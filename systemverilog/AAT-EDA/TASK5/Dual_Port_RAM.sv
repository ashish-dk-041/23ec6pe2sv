==> flow/design.v <==
interface calculator_inter;
  logic [7:0] a;
  logic [7:0] b;
  logic [7:0] result;
  logic [2:0] opcode;
endinterface
module dual_port_ram #(
  parameter ADDR_WIDTH = 8,
  parameter DATA_WIDTH = 8
)(
  input  logic                     clk,
  input  logic                     we_a,
  input  logic [ADDR_WIDTH-1:0]    addr_a,
  input  logic [DATA_WIDTH-1:0]    wdata_a,
  input  logic [ADDR_WIDTH-1:0]    addr_b,
  output logic [DATA_WIDTH-1:0]    rdata_b
);
  logic [DATA_WIDTH-1:0] mem [0:(1<<ADDR_WIDTH)-1];
  always_ff @(posedge clk) begin
    if (we_a)
      mem[addr_a] <= wdata_a;
  end
  always_ff @(posedge clk) begin
    rdata_b <= mem[addr_b];
  end
endmodule
# From RTL to reports: dual_port_ram
# Tool output for the design above, in the order of the flow.
# Line numbers count from 1 in the design file above.
# Operators: Yosys type, input widths -> output width; for muxes data width and select width s.
# Cell names lack the library's common part.
design:
  design: "dual_port_ram"
  clock_port: "clk"
  cell_library: "sky130hd"
  pvt_corner: "tt_025C_1v80"

# Elaborated design
# Source: Yosys, flattened and elaborated, memories not mapped. Widths are those after wreduce; folded enables and synchronous resets count as part of the registers. Registers that Yosys merges into a memory's read port (data or address) are not register bits. Print and check cells do not count. Equal cells are merged and count once.
# Yosys's memory passes give these memory sizes; they may raise the number of words (mostly to a power of two), join words into wider ones and drop unused or constant bits.
classes:
  n_mux: 3
ops:
  columns: ["cell", "n"]
  rows:
  - ["$mux 8", 2]
  - ["$mux 1", 1]
bits:
  wordCells: 4
  clocked_rd_ports_x_width: 8
  regBits: 0
  ramBits: 2048
  output_inout_bits: 8
  n_memories: 1
  input_bits: 26
memory_table:
  columns: ["memory", "size", "width", "read_ports", "wr", "line_no", "text"]
  rows:
  - ["mem", 256, 8, 1, 1, 18, "logic [DATA_WIDTH-1:0] mem [0:(1<<ADDR_WIDTH)-1];"]

# Depth
# Yosys ltp: most cells in a row. Word level: on the elaborated netlist, between registers, memories and ports. Mapped: between sequential cells and ports; inverters and the memories' decode and read muxes count.
depth:
  ltp_word: 1
  ABC_AREA: 0
  ltp_mapped: 11
  ltp_nobuf: 6

# Synthesis result
# Source: synth_stat.txt of the flow (Yosys; design flattened, memories mapped). It holds for the ABC_AREA given above (unset counts as 0); a run with the other value may have another netlist.
# The area totals of this step are shown rounded.
types:
  columns: ["cell", "n", "area_total_um2"]
  rows:
  - ["edfxtp_1", 2048, 6.15E+04]
  - ["mux4_2", 454, 1.02E+04]
  - ["mux2i_1", 134, 1.34E+03]
  - ["nor2_1", 282, 1.06E+03]
  - ["a22oi_1", 133, 998.458]
  - ["a21oi_1", 96, 480.461]
  - ["clkbuf_1", 111, 416.65]
  - ["o221ai_1", 46, 402.886]
  - ["buf_6", 21, 236.477]
  - ["buf_4", 27, 202.694]
  - ["buf_8", 13, 195.187]
  - ["nor2b_1", 31, 193.936]
  - ["o22ai_1", 28, 175.168]
  - ["nand3_1", 34, 170.163]
  - ["buf_12", 8, 160.154]
  - ["dfxtp_1", 8, 160.154]
  - ["buf_2", 31, 155.149]
  - ["nor4_1", 24, 150.144]
# Other cell types: 37; their cells: 204.
mapped:
  sequential_area_um2: 61660
  ffs: 2056
  buffers: 233
  synth_area_um2: 79560
  stdcells: 3733

# Timing after synthesis
# Path of least setup slack by OpenSTA after synthesis, without wires, with an ideal clock, recovery checks aside; 20% of the period is set as input and as output delay. Where synthesis merged equal registers, the netlist keeps one of their names.
synth_path:
  kind: "input-to-reg"
  start: "input addr_b[0]"
  end: "register rdata_b[2]"
  path_delay_ps: 1938
  launch_ps: 542
  t_arrival_ps: 2349
  input_delay_ps: 542
  t_required_ps: 2579
  setup_ps: 131
  path_slack_ps: 230
  tclk_ps: 2710
  driving_pins: 9
  n_path_buf: 4
  period_less_setup_slack_ps: 2480
# "path_delay_ps" = arrival - input delay + setup time.
# "driving_pins": output pins that drive a net of the path, with the launching flip-flop's if there is one; two outputs of one cell count as two.
# "period_less_setup_slack_ps" is the clock period less the worst setup slack; recovery checks do not enter. This is arithmetic on one report: input and output delays are still those of the set period (20% each).
synth_between:
  cell_sequence: "buf_6 > buf_12 > buf_8 > buf_2 > mux4_2 > a22oi_1 > a21oi_1 > nor4_1 > nor4_2"
synth_rtl:
  columns: ["item", "line_no", "text"]
  rows:
  - ["start, declared", 15, "input  logic [ADDR_WIDTH-1:0]    addr_b,"]
  - ["end, declared", 16, "output logic [DATA_WIDTH-1:0]    rdata_b"]
# No chain of elaborated cells between the ends is given.

# Timing after layout
# From the final timing report of job 1: the path of least setup slack in the routed layout; clock arrival at registers is part of the times.
# The report prints the path's times to 10 ps; the period is as set.
layout_path:
  kind: "input-to-reg"
  start: "input addr_b[0]"
  end: "register rdata_b[0]"
  driving_pins: 11
  t_required_ps: 3890
  n_path_buf: 5
  setup_ps: 110
  tclk_ps: 3140
  input_delay_ps: 630
  t_arrival_ps: 3960
  path_slack_ps: -70
  launch_ps: 630
layout_between:
  cell_sequence: "buf_8 > buf_12 > buf_12 > mux4_2 > mux4_2 > nor2_1 > a2111oi_0 > buf_4 > nor3_1 > buf_4 > nor4_2"
layout_rtl:
  columns: ["item", "line_no", "text"]
  rows:
  - ["start, declared", 15, "input  logic [ADDR_WIDTH-1:0]    addr_b,"]
  - ["end, declared", 16, "output logic [DATA_WIDTH-1:0]    rdata_b"]
# No chain of elaborated cells between the ends is given.

Data sheet: physical implementation of dual_port_ram

Measured results for dual_port_ram: 2 stored runs of the Yosys and OpenROAD flow on sky130hd. The settings differ; the order carries no meaning. The constraints put input and output delay at 20% of the set period each and load the outputs with 0.01 pF.
"timing.achieved_period_ps" means the clock period less the worst setup slack. The figure is calculated, with input and output delays left at 20% of the set period.
By "final_power_uw" is meant OpenSTA's value without simulated activity: inputs other than the clock are taken to toggle once in ten clock periods, and the tool carries that through the logic.
The measured numbers are rounded.

--- job 1 ---
==> flow/run.sh <==
#!/bin/bash
# the make line also repeats the synthesis and layout settings of config.mk as NAME=value (left out here)
make -C /OpenROAD-flow-scripts/flow DESIGN_CONFIG=/design/flow/config.mk WORK_HOME=/design/flow/orfs CLKGATE_MAP_FILE= finish
==> flow/config.mk <==
export PLATFORM = sky130hd
export DESIGN_NAME = dual_port_ram
export DESIGN_NICKNAME = dual_port_ram
export VERILOG_FILES = /design/flow/design.v
export SDC_FILE = /design/flow/constraint.sdc
export NUM_CORES = 4
export LEC_CHECK = 0
export ABC_AREA = 0
export CAP_MARGIN = 20
export CELL_PAD_IN_SITES_DETAIL_PLACEMENT = 0
export CORE_MARGIN = 5
export CORE_UTILIZATION = 16
export CTS_CLUSTER_DIAMETER = 239
export CTS_CLUSTER_SIZE = 10
export GPL_TIMING_DRIVEN = 1
export PLACE_DENSITY_LB_ADDON = 0.18
export SLEW_MARGIN = 20
export TNS_END_PERCENT = 30
==> flow/constraint.sdc <==
create_clock -name core_clock -period 3.14 [get_ports {clk}]
set_input_delay 0.6280 -clock core_clock [delete_from_list [all_inputs] [get_ports {clk}]]
set_output_delay 0.6280 -clock core_clock [all_outputs]
set_load 0.01 [all_outputs]

==> results, as YAML <==
results:
  setupTns_ps: -72
  finalUtil_frac: 0.202
  synthArea_um2: 79560
  final_power_uw: 57510
  timing.achieved_period_ps: 3212
  setup_worst_slack_ps: -72
  die_footprint_um2: 511400

--- job 2 ---
==> flow/run.sh <==
#!/bin/bash
# the make line also repeats the synthesis and layout settings of config.mk as NAME=value (left out here)
make -C /OpenROAD-flow-scripts/flow DESIGN_CONFIG=/design/flow/config.mk WORK_HOME=/design/flow/orfs CLKGATE_MAP_FILE= finish
==> flow/config.mk <==
export PLATFORM = sky130hd
export DESIGN_NAME = dual_port_ram
export DESIGN_NICKNAME = dual_port_ram
export VERILOG_FILES = /design/flow/design.v
export SDC_FILE = /design/flow/constraint.sdc
export NUM_CORES = 4
export LEC_CHECK = 0
export CAP_MARGIN = 20
export CORE_MARGIN = 2
export CORE_UTILIZATION = 61
export SLEW_MARGIN = 20
==> flow/constraint.sdc <==
create_clock -name core_clock -period 2.78 [get_ports {clk}]
set_input_delay 0.5560 -clock core_clock [delete_from_list [all_inputs] [get_ports {clk}]]
set_output_delay 0.5560 -clock core_clock [all_outputs]
set_load 0.01 [all_outputs]

==> results, as YAML <==
results:
  synthArea_um2: 79560
  timing.achieved_period_ps: 2744
  setup_worst_slack_ps: 36
  setupTns_ps: 0
  finalUtil_frac: 0.726
  die_footprint_um2: 133300
  final_power_uw: 64370
